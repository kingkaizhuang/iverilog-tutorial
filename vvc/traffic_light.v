==> flow/design.v <==
module traffic_light (
    input clk,
    input rst_n,
    output reg R1, Y1, G1,   
    output reg R2, Y2, G2    
);
    parameter S0 = 2'b00,  
              S1 = 2'b01,  
              S2 = 2'b10,  
              S3 = 2'b11;  
    reg [1:0] state;
    reg [6:0] counter;
    always @(posedge clk or negedge rst_n) begin
        if (!rst_n) begin
            state <= S0;
            counter <= 0;
        end else begin
            case (state)
                S0: begin
                    if (counter == 7'd99) begin
                        state <= S1;
                        counter <= 0;
                    end else
                        counter <= counter + 1;
                end
                S1: begin
                    if (counter == 7'd19) begin
                        state <= S2;
                        counter <= 0;
                    end else
                        counter <= counter + 1;
                end
                S2: begin
                    if (counter == 7'd99) begin
                        state <= S3;
                        counter <= 0;
                    end else
                        counter <= counter + 1;
                end
                S3: begin
                    if (counter == 7'd19) begin
                        state <= S0;
                        counter <= 0;
                    end else
                        counter <= counter + 1;
                end
            endcase
        end
    end
    always @(*) begin
        R1 = 0; Y1 = 0; G1 = 0;
        R2 = 0; Y2 = 0; G2 = 0;
        case (state)
            S0: begin
                R1 = 1; G2 = 1;
            end
            S1: begin
                R1 = 1; Y2 = 1;
            end
            S2: begin
                R2 = 1; G1 = 1;
            end
            S3: begin
                R2 = 1; Y1 = 1;
            end
        endcase
    end
endmodule
# == From RTL to reports: traffic_light ==
# What the tools print for traffic_light, step after step.
# Line numbers count from 1 in the design file above.
# Operators carry their Yosys type and port widths (W data, S select, Z words).
# A cell with -- has no value.
# inputs
design,traffic_light
clock,clk
cell_library,sky130hd
lib_corner,tt_025C_1v80

# == Word-level counts ==
# Counts by Yosys on the flattened word-level netlist (proc, flatten, opt, wreduce; memories kept). Register bits leave out memories and registers merged into their read ports (data or address). Print and check cells are left out. Cells with the same type and inputs are merged into one.
# classes
equal,9
add_sub_neg,1
mux,14
n_reduce_logical,11
# ops
op,count
$pmux W7 S2,1
$mux W7,2
$reduce_or A3 Y1,4
$pmux W1 S2,6
$ne A2 B2 Y1 const B,4
$reduce_or A2 Y1,4
$pmux W2 S4,1
$mux W2,4
$add A7 B1 Y7 const B,1
$eq A7 B5 Y1 const B,1
$eq A7 B7 Y1 const B,1
$reduce_and A5 Y1,1
$eq A2 B2 Y1 const B,2
$reduce_bool A4 Y1,1
$eq A2 B1 Y1 const B,1
$logic_not A2 Y1,1
# bits
ff_bits,9
output_inout_bits,6
word_cells,37
in_bits,2

# == Longest topological paths ==
# Longest topological path by Yosys (ltp), each cell counted once; first at word level (registers and memories cut), then after technology mapping (sequential cells cut; the memories' decode and read muxes count).
# depth
word_depth,3
abc_area,1
ltp_mapped,6
depth_no_buf,6

# == After synthesis ==
# Source: synth_stat.txt of the flow (Yosys; design flattened, memories mapped). It holds for the ABC_AREA given above (unset counts as 0); a run with the other value may have another netlist.
# Totals and module areas in this step are rounded.
# types
cell,count,area_total_um2
sky130_fd_sc_hd__dfrtp_1,10,250.24
sky130_fd_sc_hd__nand2_1,18,67.565
sky130_fd_sc_hd__nor2_1,13,48.797
sky130_fd_sc_hd__nand3_1,6,30.029
sky130_fd_sc_hd__nand3_2,3,30.029
sky130_fd_sc_hd__dfstp_2,1,26.275
sky130_fd_sc_hd__nor2_4,2,22.522
sky130_fd_sc_hd__inv_1,5,18.768
sky130_fd_sc_hd__xor2_1,2,17.517
sky130_fd_sc_hd__ha_1,1,12.512
sky130_fd_sc_hd__nand2_4,1,11.261
sky130_fd_sc_hd__xnor2_1,1,8.758
sky130_fd_sc_hd__o21bai_1,1,7.507
sky130_fd_sc_hd__nand2_2,1,6.256
sky130_fd_sc_hd__nor2_2,1,6.256
sky130_fd_sc_hd__o21ai_0,1,5.005
sky130_fd_sc_hd__inv_2,1,3.754
# mapped
sequential_area_um2,277
yosys_area_um2,573
buf_cells,0
mapped_cells,68
flip_flops,11

# == Path before layout ==
# Source: OpenSTA report_checks on the synthesized netlist (no wires, ideal clock, input and output delay 20% of the period each), path of least setup slack; recovery checks are left aside. Register names are those of the netlist, which keeps one name where synthesis merged equal registers.
# synth_path
kind,register -> output
start,register state
end,output Y2
t_first_pin_ps,0
t_required_ps,1208
n_path_buf,0
t_arrival_ps,966
out_delay_ps,302
driving_pins,4
slack_ps,242
path_delay_ps,966
tclk_ps,1510
period_less_setup_slack_ps,1268
# "path_delay_ps" is the arrival time less input delay plus setup time.
# A path that ends at an output port has no setup time.
# "driving_pins" counts driving pins, that of a launching flip-flop among them; a cell with two outputs on the path counts twice.
# "period_less_setup_slack_ps" is the clock period less the worst setup slack; recovery checks do not enter. This is arithmetic on one report: input and output delays are still those of the set period (20% each).
# An end named without its bit number is one bit of that signal or, where synthesis recoded a state register, one of its new flip-flops.
# The rows between start and end are the longest chain of elaborated cells between them; the timing report does not say that the signal goes this way. Where chains are equally long, one stands for them.
# Each line given opens the expression or statement behind the cell; cells for indexed reads and writes are added by Yosys, which also makes memories of some case tables.
# At most two assigning lines are given for a register; there are more.
# synth_via
cell_sequence,sky130_fd_sc_hd__dfrtp_1 > sky130_fd_sc_hd__nor2_1 > sky130_fd_sc_hd__inv_1 > sky130_fd_sc_hd__nor2_1
elab_chain_len,3
cells_between,6
cone_classes,3 x eq/ne; 1 x mux; 2 x reduce/logical
# synth_lines
element,line,rtl
"start, declared",11,reg [1:0] state;
"start, assigned",15,state <= S0;
"start, assigned",21,state <= S1;
$eq A2 B2 Y1,53,case (state)
$reduce_or A3 Y1,--,
$pmux W1 S2,53,
"end, declared",5,"output reg R2, Y2, G2"
# Nets of the timed path that keep an RTL name, with a line that drives or declares them; the list need not be complete.
# synth_nets
signal,line
R1,53
R2,53

# Below are 2 stored runs of the flow (Yosys, OpenROAD; platform sky130hd) on traffic_light, each with its settings, unordered. Constraints: input delay and output delay 20% of the set period each, output load 0.01 pF.
# A setting shown as . is not set for that run.
item,record 1,record 2
period_ns,1.65,1.86
CORE_UTILIZATION,58,64
SETUP_SLACK_MARGIN,-0.07,.
PLACE_DENSITY_LB_ADDON,0.2,.
CORE_ASPECT_RATIO,0.86,.
CORE_MARGIN,4,2
CELL_PAD_IN_SITES_DETAIL_PLACEMENT,0,.
ABC_AREA,1,.
GPL_TIMING_DRIVEN,1,.
GPL_ROUTABILITY_DRIVEN,1,.
CTS_CLUSTER_DIAMETER,229,.
CAP_MARGIN,20,20
SLEW_MARGIN,20,20
# Record 1: unfinished; error PDN-0185 in floorplanning
# Record 2: unfinished; error PDN-0185 in floorplanning
